==> flow/design.v <==
module vospi_master 
    #(parameter packet_bytes_p = 164  
     ,parameter frame_packets_p = 60  
     ,parameter sync_idle_cycles_p = 5000000
     )
(
  input clk_i,
  input reset_i,
  input start_i,
  input miso_i,
  output sclk_o,
  output cs_o,
  output [7:0] data_o,  
  output valid_o
);
  localparam id_byte_count_lp = 2;
  localparam crc_byte_count_lp = 2;
  reg [$clog2(frame_packets_p)-1:0] frame_packets_r;
  reg [$clog2(frame_packets_p)-1:0] frame_packets_n;
  reg [$clog2(packet_bytes_p)-1:0] packet_byte_count_r;  
  reg [$clog2(packet_bytes_p)-1:0] packet_byte_count_n;
  reg [$clog2(sync_idle_cycles_p)-1:0] sync_count_r;  
  reg [$clog2(sync_idle_cycles_p)-1:0] sync_count_n;
  reg [3:0] byte_count_r;  
  reg [3:0] byte_count_n;
  reg cs_r;
  reg cs_n;
  logic sclk_l;
  reg valid_r;
  reg valid_n;
  reg [7:0] payload_sr;
  reg [7:0] payload_sn;
  reg [7:0] payload_r;
  reg [7:0] payload_n;
  reg [15:0] id_r;
  reg [15:0] id_n;
  reg [15:0] id_sr;  
  reg [15:0] id_sn;  
  reg [15:0] crc_r;
  reg [15:0] crc_n;
  reg [15:0] crc_sr;  
  reg [15:0] crc_sn;  
  logic read_id_l;
  logic read_crc_l;
  logic read_payload_l;
  assign cs_o = cs_r;
  assign sclk_o = sclk_l;
  assign data_o = payload_r;
  assign valid_o = valid_r;
  typedef enum logic [2:0] {
    IDLE = 3'b000,
    SYNC_IDLE = 3'b001,
    SYNC_SETUP = 3'b010,
    SYNC_RECV = 3'b011,
    FRAME_RECV = 3'b100
  } state_t;
  state_t state_r, state_n;
  always_ff @(posedge clk_i) begin
    if(reset_i) begin
        state_r <= IDLE;
        packet_byte_count_r <= 0;
        frame_packets_r <= 0;
        sync_count_r <= 0;
        byte_count_r <= 0;
        cs_r <= 1;
        payload_sr <= 0;
        payload_r <= 0;
        id_r <= 16'h0F00;  
        crc_r <= 16'h0000;
        id_sr <= 16'h0000;
        crc_sr <= 16'h0000;
        valid_r <= 1'b0;
    end else begin
        state_r <= state_n;
        packet_byte_count_r <= packet_byte_count_n;
        frame_packets_r <= frame_packets_n;
        sync_count_r <= sync_count_n;
        byte_count_r <= byte_count_n;
        cs_r <= cs_n;
        payload_sr <= payload_sn;
        payload_r <= payload_n;
        id_r <= id_n;
        crc_r <= crc_n;
        id_sr <= id_sn;
        crc_sr <= crc_sn;
        valid_r <= valid_n;
    end
  end
  always_comb begin
    state_n = state_r;
    packet_byte_count_n = packet_byte_count_r;
    frame_packets_n = frame_packets_r;
    sync_count_n = sync_count_r;
    byte_count_n = byte_count_r;
    cs_n = cs_r;
    payload_sn = payload_sr;
    payload_n = payload_r;
    id_n = id_r;
    crc_n = crc_r;
    id_sn = id_sr;
    crc_sn = crc_sr;
    valid_n = valid_r;
    read_id_l = 0;
    read_crc_l = 0;
    read_payload_l = 0;
    sclk_l = 1'b1;  
    case (state_r)
        IDLE: begin
            if(start_i) begin
                packet_byte_count_n = 0;
                sync_count_n = 0;
                state_n = SYNC_IDLE;
            end
        end
        SYNC_IDLE: begin
            cs_n = 1'b1;  
            sclk_l = 1'b1;  
            sync_count_n = sync_count_r + 1;
            if(sync_count_r > sync_idle_cycles_p) begin
                sync_count_n = 0;
                state_n = SYNC_SETUP;
            end
        end
        SYNC_SETUP: begin
            cs_n = 1'b0;  
            sclk_l = 1'b1;  
            state_n = SYNC_RECV;
        end
        SYNC_RECV: begin
            cs_n = 1'b0;  
            sclk_l = clk_i;  
            read_id_l = packet_byte_count_r < id_byte_count_lp;
            read_crc_l = (packet_byte_count_r >= id_byte_count_lp) & (packet_byte_count_r < (id_byte_count_lp + crc_byte_count_lp));
            read_payload_l = packet_byte_count_r >= (id_byte_count_lp + crc_byte_count_lp);
            valid_n = 0;  
            if(read_id_l) begin  
                id_sn = {id_sr[14:0], miso_i};
            end else begin
                id_n = id_sr;
                if(id_sr[11:8] != 4'hF) state_n = FRAME_RECV;
                else state_n = SYNC_RECV;
            end
            if(read_crc_l) begin
                crc_sn = {crc_sr[14:0], miso_i};
            end else if(read_payload_l) begin  
                crc_n = crc_sr;
            end
            if(packet_byte_count_r == packet_bytes_p) begin
                packet_byte_count_n = 0;
            end
            if(byte_count_r < 7) begin
                byte_count_n = byte_count_r + 1;
            end else begin
                byte_count_n = 0;
                packet_byte_count_n = packet_byte_count_r + 1;
                if(packet_byte_count_n == packet_bytes_p) packet_byte_count_n = 0;
            end
        end
        FRAME_RECV: begin
            cs_n = 1'b0;  
            sclk_l = clk_i;  
            read_id_l = packet_byte_count_r < id_byte_count_lp;
            read_crc_l = (packet_byte_count_r >= id_byte_count_lp) & (packet_byte_count_r < (id_byte_count_lp + crc_byte_count_lp));
            read_payload_l = packet_byte_count_r >= (id_byte_count_lp + crc_byte_count_lp);
            if(read_id_l) begin
                id_sn = {id_sr[14:0], miso_i};
            end else begin
                id_n = id_sr;
            end
            if(read_crc_l) begin
                crc_sn = {crc_sr[14:0], miso_i};
            end else if(read_payload_l) begin  
                crc_n = crc_sr;
            end
            if(read_payload_l) begin
                payload_sn = {payload_sr[6:0], miso_i};
            end
            if(packet_byte_count_r == packet_bytes_p) begin
                packet_byte_count_n = 0;
                frame_packets_n = frame_packets_r + 1;
            end
            if(byte_count_r < 7) begin
                byte_count_n = byte_count_r + 1;
            end else begin
                byte_count_n = 0;
                packet_byte_count_n = packet_byte_count_r + 1;
                if(read_payload_l & (id_r[11:8] != 4'hF)) begin
                    payload_n = payload_sr;
                    valid_n = 1'b1;
                end
            end
            if(packet_byte_count_n >= packet_bytes_p) begin
                state_n = SYNC_RECV;  
                packet_byte_count_n = 0;  
            end
        end
        default: begin
            state_n = SYNC_IDLE;  
        end
    endcase
  end
endmodule
Reports on vospi_master. What the tools print for vospi_master, step after step. Line numbers count from 1 in the design file above. Operators: Yosys type, input widths -> output width; for muxes data width and select width s. The mark -- stands for no value.

Top: vospi_master. Clock: clk_i. Cell library: sky130hd. Corner: tt_025C_1v80.

Word level. Counts by Yosys on the flattened word-level netlist (proc, flatten, opt, wreduce; memories kept). Register bits leave out memories and registers merged into their read ports (data or address). Print and check cells are left out.

For input bits the number is 4. Under bits in registers stands 80. The entry for output and inout bits reads 11. For elaborated cells the number is 73.

For multiplexer cells the number is 23. The entry for $lt $le $gt $ge reads 5. For add/subtract/negate cells the number is 3. For equal/unequal tests the number is 14. Bitwise gates (word level): 3. The figure for reduce/logical cells is 15.

Operator list (count): $mux 8 (7); $pmux 23 s2 (1); $mux 23 (2); $pmux 8 s3 (1); $add 23x1->23 const B (1); $gt 23x23->1 const B (1); $eq 8x8->1 const B (2); $pmux 3 s5 (1); $mux 3 (5); $ne 2x2->1 const B (6); $reduce_and 2->1 (5); $ne 4x4->1 const B (2); $add 8x1->8 const B (1); $lt 8x2->1 const B (1); $ge 8x3->1 const B (1); $ge 8x8->1 const B (1); $reduce_bool 2->1 (3); $eq 3x2->1 const B (2); $reduce_and 3->1 (2); $add 4x1->4 const B (1); $lt 4x3->1 const B (1); $reduce_and 4->1 (1); $mux 4 (1); $pmux 1 s2 (2); $eq 3x1->1 const B (1); $eq 3x3->1 const B (1); $logic_not 3->1 (1); $reduce_bool 3->1 (1).

Other operator kinds: 5; their cells: 8.

Longest topological paths. Yosys ltp: most cells in a row. Word level: on the elaborated netlist, between registers, memories and ports. Mapped: between sequential cells and ports; inverters and the memories' decode and read muxes count.

Under word-level depth stands 7. The entry for ABC_AREA reads 1. Gate-level depth with buffers: 18. For mapped depth without buffers the number is 18.

Synthesis result. Yosys stat after the flow's synthesis: flattened, memories mapped to cells. It holds for the ABC_AREA given above (unset counts as 0); a run with the other value may have another netlist. Totals and module areas in this step are rounded.

Flip-flop cells: 74. Under sequential area stands 1480 sq um. Under mapped area stands 3800 sq um. For buffer cells the number is 14. Under mapped cells stands 532.

Cell types: sky130_fd_sc_hd__dfxtp_1 (count 74, total area 1.48E+03 sq um); sky130_fd_sc_hd__nand2_1 (count 91, total area 341.578 sq um); sky130_fd_sc_hd__nor2_1 (count 76, total area 285.274 sq um); sky130_fd_sc_hd__inv_1 (count 60, total area 225.216 sq um); sky130_fd_sc_hd__o21ai_0 (count 38, total area 190.182 sq um); sky130_fd_sc_hd__nand3_1 (count 37, total area 185.178 sq um); sky130_fd_sc_hd__a21oi_1 (count 32, total area 160.154 sq um); sky130_fd_sc_hd__nand4_1 (count 16, total area 100.096 sq um); sky130_fd_sc_hd__nor2_2 (count 13, total area 81.328 sq um); sky130_fd_sc_hd__xor2_1 (count 9, total area 78.826 sq um); sky130_fd_sc_hd__ha_1 (count 6, total area 75.072 sq um); sky130_fd_sc_hd__buf_6 (count 5, total area 56.304 sq um); sky130_fd_sc_hd__nand2_4 (count 5, total area 56.304 sq um); sky130_fd_sc_hd__nor3_1 (count 10, total area 50.048 sq um); sky130_fd_sc_hd__nand2_2 (count 6, total area 37.536 sq um); sky130_fd_sc_hd__nor4_2 (count 3, total area 37.536 sq um); sky130_fd_sc_hd__nor4_1 (count 5, total area 31.28 sq um); sky130_fd_sc_hd__inv_2 (count 8, total area 30.029 sq um).

Other cell types: 20; their cells: 38.

FLOW RESULTS
============

2 stored runs of vospi_master in the flow (synthesis by Yosys, layout by OpenROAD, sky130hd cells), in arbitrary order. Constraints: input delay and output delay 20% of the set period each, output load 0.01 pF.

Files of run 1:
==> flow/run.sh <==
#!/bin/bash
# the make line also repeats the synthesis and layout settings of config.mk as NAME=value (left out here)
make -C /OpenROAD-flow-scripts/flow DESIGN_CONFIG=/design/flow/config.mk WORK_HOME=/design/flow/orfs CLKGATE_MAP_FILE= finish
==> flow/config.mk <==
export PLATFORM = sky130hd
export DESIGN_NAME = vospi_master
export DESIGN_NICKNAME = vospi_master
export VERILOG_FILES = /design/flow/design.v
export SDC_FILE = /design/flow/constraint.sdc
export NUM_CORES = 4
export LEC_CHECK = 0
export ABC_AREA = 1
export CAP_MARGIN = 20
export CELL_PAD_IN_SITES_DETAIL_PLACEMENT = 1
export CORE_MARGIN = 2
export CORE_UTILIZATION = 54
export CTS_CLUSTER_DIAMETER = 346
export GPL_TIMING_DRIVEN = 0
export PLACE_DENSITY_LB_ADDON = 0.01
export SLEW_MARGIN = 20
==> flow/constraint.sdc <==
create_clock -name core_clock -period 1.71 [get_ports {clk_i}]
set_input_delay 0.3420 -clock core_clock [delete_from_list [all_inputs] [get_ports {clk_i}]]
set_output_delay 0.3420 -clock core_clock [all_outputs]
set_load 0.01 [all_outputs]

Outcome of run 1: did not finish, clock tree synthesis stopped with DPL-0033.

Files of run 2:
==> flow/run.sh <==
#!/bin/bash
# the make line also repeats the synthesis and layout settings of config.mk as NAME=value (left out here)
make -C /OpenROAD-flow-scripts/flow DESIGN_CONFIG=/design/flow/config.mk WORK_HOME=/design/flow/orfs CLKGATE_MAP_FILE= finish
==> flow/config.mk <==
export PLATFORM = sky130hd
export DESIGN_NAME = vospi_master
export DESIGN_NICKNAME = vospi_master
export VERILOG_FILES = /design/flow/design.v
export SDC_FILE = /design/flow/constraint.sdc
export NUM_CORES = 4
export LEC_CHECK = 0
export CAP_MARGIN = 20
export CELL_PAD_IN_SITES_GLOBAL_PLACEMENT = 3
export CORE_MARGIN = 2
export CORE_UTILIZATION = 56
export GPL_TIMING_DRIVEN = 1
export SLEW_MARGIN = 20
export TNS_END_PERCENT = 45
==> flow/constraint.sdc <==
create_clock -name core_clock -period 3.52 [get_ports {clk_i}]
set_input_delay 0.7040 -clock core_clock [delete_from_list [all_inputs] [get_ports {clk_i}]]
set_output_delay 0.7040 -clock core_clock [all_outputs]
set_load 0.01 [all_outputs]

Outcome of run 2: did not finish, placement stopped with GPL-0301.
